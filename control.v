==> flow/design.v <==
module control (                                                                                                                                                                                                   
input clk,
input reset_n,
input start,
input done_money,
input cancel,
input continue_buy,
input [2:0] money,
input [1:0] item_in,
output done,
output end_trans,
output [7:0] sum_money,
output [7:0] price,
output [1:0] item_select);
wire [4:0] sum_money_temp;
wire [4:0] price_temp;
wire [2:0] state;
wire [1:0] item_temp;
fsm U1 (.clk(clk),
        .reset_n(reset_n),
        .start(start),
        .done_money(done_money),
        .cancel(cancel),
        .continue_buy(continue_buy),
        .deno_5(money[0]),
        .deno_10(money[1]),
        .deno_20(money[2]),
        .item_in(item_temp),
        .state(state),
        .sum_money(sum_money_temp),
        .price(price_temp));
output_logic U2  (
        .state(state),
        .pop(price_temp),
        .money(sum_money_temp),
        .item(item_temp),
        .done(done),
        .end_trans(end_trans),
        .sum_money(sum_money),
        .price(price),
        .item_select(item_select)
        );
endmodule
module output_logic (                                                                                                                                                                                               
input [2:0] state,
input [4:0] pop,
input [4:0] money,
input [1:0] item,
output reg done,
output reg end_trans,
output reg [7:0] sum_money,
output reg [7:0] price,
output reg [1:0] item_select);
parameter IDLE = 3'd0;
parameter SELECT = 3'd1;
parameter RECEIVE_MONEY = 3'd2;
parameter COMPARE = 3'd3;
parameter PROCESS = 3'd4;
parameter RETURN_CHANGE = 3'd5;
always@(*)
begin
        case (state)
        IDLE:
        begin
                done = 1'b0;
                end_trans = 1'b0;
                sum_money = 8'b00000000;
                price = 8'b00000000;
                item_select = 2'b00;
        end
        SELECT:
        begin
                done = 1'b0;
                end_trans = 1'b0;
                sum_money = 8'b00000000;
                price = 8'b00000000;
                item_select = 2'b00;
        end
        RECEIVE_MONEY:
        begin
                done = 1'b0;
                end_trans = 1'b0;
                sum_money = 8'b00000000;
                price = 8'b00000000;
                item_select = 2'b00;
        end
        COMPARE:                                                                                                                                                                                             
        begin
                done = 1'b0;
                end_trans = 1'b0;
                sum_money = 8'b00000000;                                                                                                                                                                           
                price = 8'b00000000;
                item_select = 2'b00;
        end
        PROCESS:                                                                                                                                                                                             
        begin
                done = 1'b0;
                end_trans = 1'b0;                                                                                                                                                                                  
                sum_money = 8'b00000000;                                                                                                                                                                           
                price = 8'b00000000;
                item_select = 2'b00;
        end
        RETURN_CHANGE:                                                                                                                                                                                             
        begin
                done = 1'b0;
                end_trans = 1'b1;                                                                                                                                                                                  
                sum_money = money;                                                                                                                                                                           
                price = pop;
                item_select = item;
        end
        default:
        begin
                done = 1'b0;
                end_trans = 1'b0;
                sum_money = 8'b00000000;                                                                                                                                                                           
                price = 8'b00000000;
                item_select = 2'b00;
        end
        endcase
end
endmodule 
module fsm (                                                                                                                                                                                                       
input reset_n,
input start,
input done_money,
input cancel,
input continue_buy,
input deno_5,
input deno_10,
input deno_20,
input [1:0] item_in,
input clk,
output [4:0] sum_money,
output [4:0] price,
output reg [2:0] state);
parameter IDLE = 3'd0;
parameter SELECT = 3'd1;
parameter RECEIVE_MONEY = 3'd2;
parameter COMPARE = 3'd3;
parameter PROCESS = 3'd4;
parameter RETURN_CHANGE = 3'd5;
wire [2:0] money_1;
wire [3:0] money_2;
wire [4:0] money_3;
reg [2:0] next_state;
wire out_stock;
wire [2:0] nop [3:0];
wire [4:0] max_money;
wire [4:0] sum;
wire [4:0] pop [3:0];
assign pop[0] = 5'd15;
assign pop[1] = 5'd31;
assign pop[2] = 5'd7;
assign pop[3] = 5'd21;
assign nop[0] = 3'd7;
assign nop[1] = 3'd5;
assign nop[2] = 3'd3;
assign nop[3] = 3'd0; 
assign sum = money_1 + money_2 + money_3;
assign money_1 = (deno_5) ? 3'd7 : 3'd0;
assign money_2 = (deno_10) ? 4'd15 : 4'd0;
assign money_3 = (deno_20) ? 5'd31 : 5'd0;
assign max_money = 5'b11111;
assign sum_money = sum;
assign price = pop[item_in];
assign out_stock = 0;
assign enough_money = 1;
always@(*)
begin
        case (state)
        IDLE: next_state = (start) ? SELECT : state;
        SELECT: next_state = ((~out_stock) && (~cancel)) ? RECEIVE_MONEY : ((out_stock) && (~cancel)) ? state : IDLE;
        RECEIVE_MONEY: next_state = ((done_money) || (sum > max_money) && (~cancel)) ? COMPARE : ((~done_money) && (sum < max_money) && (~cancel)) ? state : RETURN_CHANGE;
        COMPARE: next_state = (enough_money) ? RETURN_CHANGE : PROCESS;
        PROCESS: next_state = (cancel) ? RETURN_CHANGE : RECEIVE_MONEY;
        RETURN_CHANGE: next_state = (continue_buy) ? SELECT : IDLE;
        default: next_state = state;
        endcase
end
always@(posedge clk or negedge reset_n)
begin
        if(!reset_n)
                state <= IDLE;
        else
                state <= next_state;
end
endmodule        
# Step by step through the tools: control
# Tool output for the design above, in the order of the flow.
# Lines are those of the file above, counted from 1.
# Operators: Yosys type, input widths -> output width; for muxes data width and select width s.
setup:
  top: "control"
  clock_port: "clk"
  cell_library: "sky130hd"
  pvt_corner: "tt_025C_1v80"

# Word level
# Yosys after proc, flatten, opt, wreduce and memory -nomap, before mapping. Memory bits, and registers merged into a memory's read port (data or address), are not among the register bits. Print and check cells are not counted. Equal cells are merged and count once.
classes:
  bitwise: 2
  compare: 2
  n_mux: 15
  equal: 10
  reduce_logical: 8
  add_sub_neg: 2
ops:
  columns: ["cell", "n"]
  rows:
  - ["$pmux 5 s4", 1]
  - ["$pmux 3 s6", 1]
  - ["$mux 5", 3]
  - ["$mux 3", 5]
  - ["$eq 3x2->1 const B", 2]
  - ["$eq 3x3->1 const B", 2]
  - ["$reduce_bool 6->1", 1]
  - ["$add 3x4->5", 1]
  - ["$add 5x5->5", 1]
  - ["$gt 5x5->1 const B", 1]
  - ["$lt 5x5->1 const B", 1]
  - ["$eq 2x2->1 const B", 2]
  - ["$mux 4", 1]
  - ["$mux 2", 2]
  - ["$logic_and 1x1->1", 3]
  - ["$eq 3x1->1 const B", 1]
  - ["$ne 3x2->1 const B", 1]
  - ["$logic_not 3->1", 1]
  - ["$reduce_and 3->1", 1]
  - ["$not 1->1", 2]
  - ["$eq 2x1->1 const B", 1]
  - ["$ne 2x2->1 const B", 1]
  - ["$logic_not 2->1", 1]
  - ["$mux 1", 2]
  - ["$logic_or 1x1->1", 1]
bits:
  ff_bits: 3
  input_bits: 11
  wordCells: 40

# Longest topological paths
# Longest topological path by Yosys (ltp), each cell counted once; first at word level (registers and memories cut), then after technology mapping (sequential cells cut; the memories' decode and read muxes count).
logic_depth:
  ltp_word: 9
  abc_area: 1
  mapped_depth: 12

# Netlist
# Source: synth_stat.txt of the flow (Yosys; design flattened, memories mapped). It holds for the ABC_AREA given above (unset counts as 0); a run with the other value may have another netlist.
types:
  columns: ["cell", "n"]
  rows:
  - ["sky130_fd_sc_hd__buf_4", 14]
  - ["sky130_fd_sc_hd__dfrtp_1", 4]
  - ["sky130_fd_sc_hd__inv_1", 18]
  - ["sky130_fd_sc_hd__fa_1", 3]
  - ["sky130_fd_sc_hd__ha_1", 4]
  - ["sky130_fd_sc_hd__nand2_1", 9]
  - ["sky130_fd_sc_hd__nand3_2", 3]
  - ["sky130_fd_sc_hd__dfstp_2", 1]
  - ["sky130_fd_sc_hd__nor2_1", 4]
  - ["sky130_fd_sc_hd__nand2_2", 2]
  - ["sky130_fd_sc_hd__a21oi_2", 1]
  - ["sky130_fd_sc_hd__a22o_1", 1]
  - ["sky130_fd_sc_hd__o221ai_1", 1]
  - ["sky130_fd_sc_hd__nand4_1", 1]
  - ["sky130_fd_sc_hd__nor2_2", 1]
  - ["sky130_fd_sc_hd__a21oi_1", 1]
  - ["sky130_fd_sc_hd__nand3_1", 1]
  - ["sky130_fd_sc_hd__o21ai_0", 1]
  - ["sky130_fd_sc_hd__conb_1", 1]
synth_totals:
  synth_area_mm2: 0.000558
  buf_cells: 14
  mapped_cells: 71
  ffs: 5
  seqArea_mm2: 0.0001264

# Path before layout
# Source: OpenSTA report_checks on the synthesized netlist (no wires, ideal clock, input and output delay 20% of the period each), path of least setup slack; recovery checks are left aside. Register names are those of the netlist, which keeps one name where synthesis merged equal registers.
synth_timing:
  path_kind: "input to output"
  startpoint: "in money[0]"
  endpoint: "out sum_money[4]"
  input_delay_ps: 798
  stages: 8
  out_delay_ps: 798
  launch_ps: 798
  path_delay_ps: 1568
  arrival_ps: 2366
  slack_ps: 826
  clock_period_ps: 3990
  required_time_ps: 3192
  period_less_setup_slack_ps: 3164
# "path_delay_ps" is the arrival time less input delay plus setup time.
# A path that ends at an output port has no setup time.
# "stages": output pins that drive a net of the path, with the launching flip-flop's if there is one; two outputs of one cell count as two.
# "period_less_setup_slack_ps" = period - worst setup slack (recovery checks aside). The figure is calculated, with input and output delays left at 20% of the set period.
# The rows between start and end are the longest chain of elaborated cells between them; the timing report does not say that the signal goes this way. Where chains are equally long, one stands for them.
# Each line given opens the expression or statement behind the cell; cells for indexed reads and writes are added by Yosys, which also makes memories of some case tables.
synth_between:
  cell_sequence: "sky130_fd_sc_hd__fa_1 > sky130_fd_sc_hd__ha_1 > sky130_fd_sc_hd__fa_1 > sky130_fd_sc_hd__inv_1 > sky130_fd_sc_hd__nand2_2 > sky130_fd_sc_hd__nand2_2 > sky130_fd_sc_hd__nand2_1 > sky130_fd_sc_hd__nor2_1"
  elab_chain_cells: 4
synth_rtl:
  columns: ["item", "line_no", "text"]
  rows:
  - ["from (decl)", 8, "input [2:0] money,"]
  - ["$mux 3", 160, "assign money_1 = (deno_5) ? 3'd7 : 3'd0;"]
  - ["$add 3x4->5", 159, "assign sum = money_1 + money_2 + money_3;"]
  - ["$add 5x5->5", 159, null]
  - ["$mux 5", 62, "case (state)"]
  - ["to (decl)", 12, "output [7:0] sum_money,"]

# Path in the finished layout
# Path of least setup slack in the final report of run A (OpenROAD, finished layout, wires in). Where an end is a register, its clock arrival counts in the times.
# The report prints the path's times to 10 ps; the period is as set.
layout_timing:
  path_kind: "input to output"
  startpoint: "in money[0]"
  endpoint: "out sum_money[1]"
  slack_ps: -30
  out_delay_ps: 620
  input_delay_ps: 620
  arrival_ps: 2510
  clock_period_ps: 3100
  required_time_ps: 2480
  launch_ps: 620
  stages: 7
# The rows between start and end are the longest chain of elaborated cells between them; the timing report does not say that the signal goes this way. Where chains are equally long, one stands for them.
layout_between:
  cell_sequence: "sky130_fd_sc_hd__dlygate4sd2_1 > sky130_fd_sc_hd__fa_1 > sky130_fd_sc_hd__ha_2 > sky130_fd_sc_hd__buf_4 > sky130_fd_sc_hd__nand2_1 > sky130_fd_sc_hd__inv_1 > sky130_fd_sc_hd__clkdlybuf4s50_1"
  elab_chain_cells: 4
layout_rtl:
  columns: ["item", "line_no", "text"]
  rows:
  - ["from (decl)", 8, "input [2:0] money,"]
  - ["$mux 3", 160, "assign money_1 = (deno_5) ? 3'd7 : 3'd0;"]
  - ["$add 3x4->5", 159, "assign sum = money_1 + money_2 + money_3;"]
  - ["$add 5x5->5", 159, null]
  - ["$mux 5", 62, "case (state)"]
  - ["to (decl)", 12, "output [7:0] sum_money,"]

# Top module control; platform sky130hd; tools Yosys and OpenROAD; 2 stored runs in no particular order. Input and output delays are each 20% of the period that was set; the output load is 0.01 pF.
# By "period_reached_ps" is meant the clock period of the run minus its worst setup slack. This is arithmetic on one report: input and output delays are still those of the set period (20% each).
# "worst_path_ps" is the time allowed to the run's worst setup path (the clock period less input and output delay, where it has them) less its slack. Clock arrival times count: a late capture clock shortens it, a late launch clock lengthens it.
# "design_power_mw" is the tool's figure for a default switching activity; nothing was simulated.
# "worst_path_ps" is given in steps of 10 ps.
runs:
  - name: "run A"
    settings:
      period_ns: 3.1
      CORE_UTILIZATION: 52
      SETUP_SLACK_MARGIN: -0.15
      PLACE_DENSITY: 0.62
      CORE_MARGIN: 4
      ABC_AREA: 1
      CTS_CLUSTER_DIAMETER: 360
      CAP_MARGIN: 0
      SLEW_MARGIN: 20
    results:
      synth_chip_area_mm2: 0.000558
      final_die_area_mm2: 0.0016614
      stdcell_area_mm2: 0.000737
      final_util_pct: 76.5
      ws_setup_ps: -32
      setup_tns_ps: -77
      fin_hold_ws_ps: 445
      design_power_mw: 0.2818
      period_reached_ps: 3132
      worst_path_ps: 1890
      worst_setup_path_type: "input to output"
  - name: "run B"
    settings:
      period_ns: 3.45
      CORE_UTILIZATION: 45
      SETUP_SLACK_MARGIN: 0.07
      PLACE_DENSITY_LB_ADDON: 0.09
      CORE_ASPECT_RATIO: 0.84
      CORE_MARGIN: 10
      CELL_PAD_IN_SITES_GLOBAL_PLACEMENT: 2
      ABC_AREA: 0
      GPL_TIMING_DRIVEN: 1
      CTS_CLUSTER_DIAMETER: 391
      MIN_ROUTING_LAYER: "met2"
      MAX_ROUTING_LAYER: "met5"
      CAP_MARGIN: 20
      SLEW_MARGIN: 20
    results:
      synth_chip_area_mm2: 0.0005192
      final_die_area_mm2: 0.002918
      stdcell_area_mm2: 0.0007032
      final_util_pct: 63.9
      ws_setup_ps: 181
      setup_tns_ps: 0
      fin_hold_ws_ps: 474
      design_power_mw: 0.2519
      period_reached_ps: 3269
      worst_path_ps: 1890
      worst_setup_path_type: "input to output"
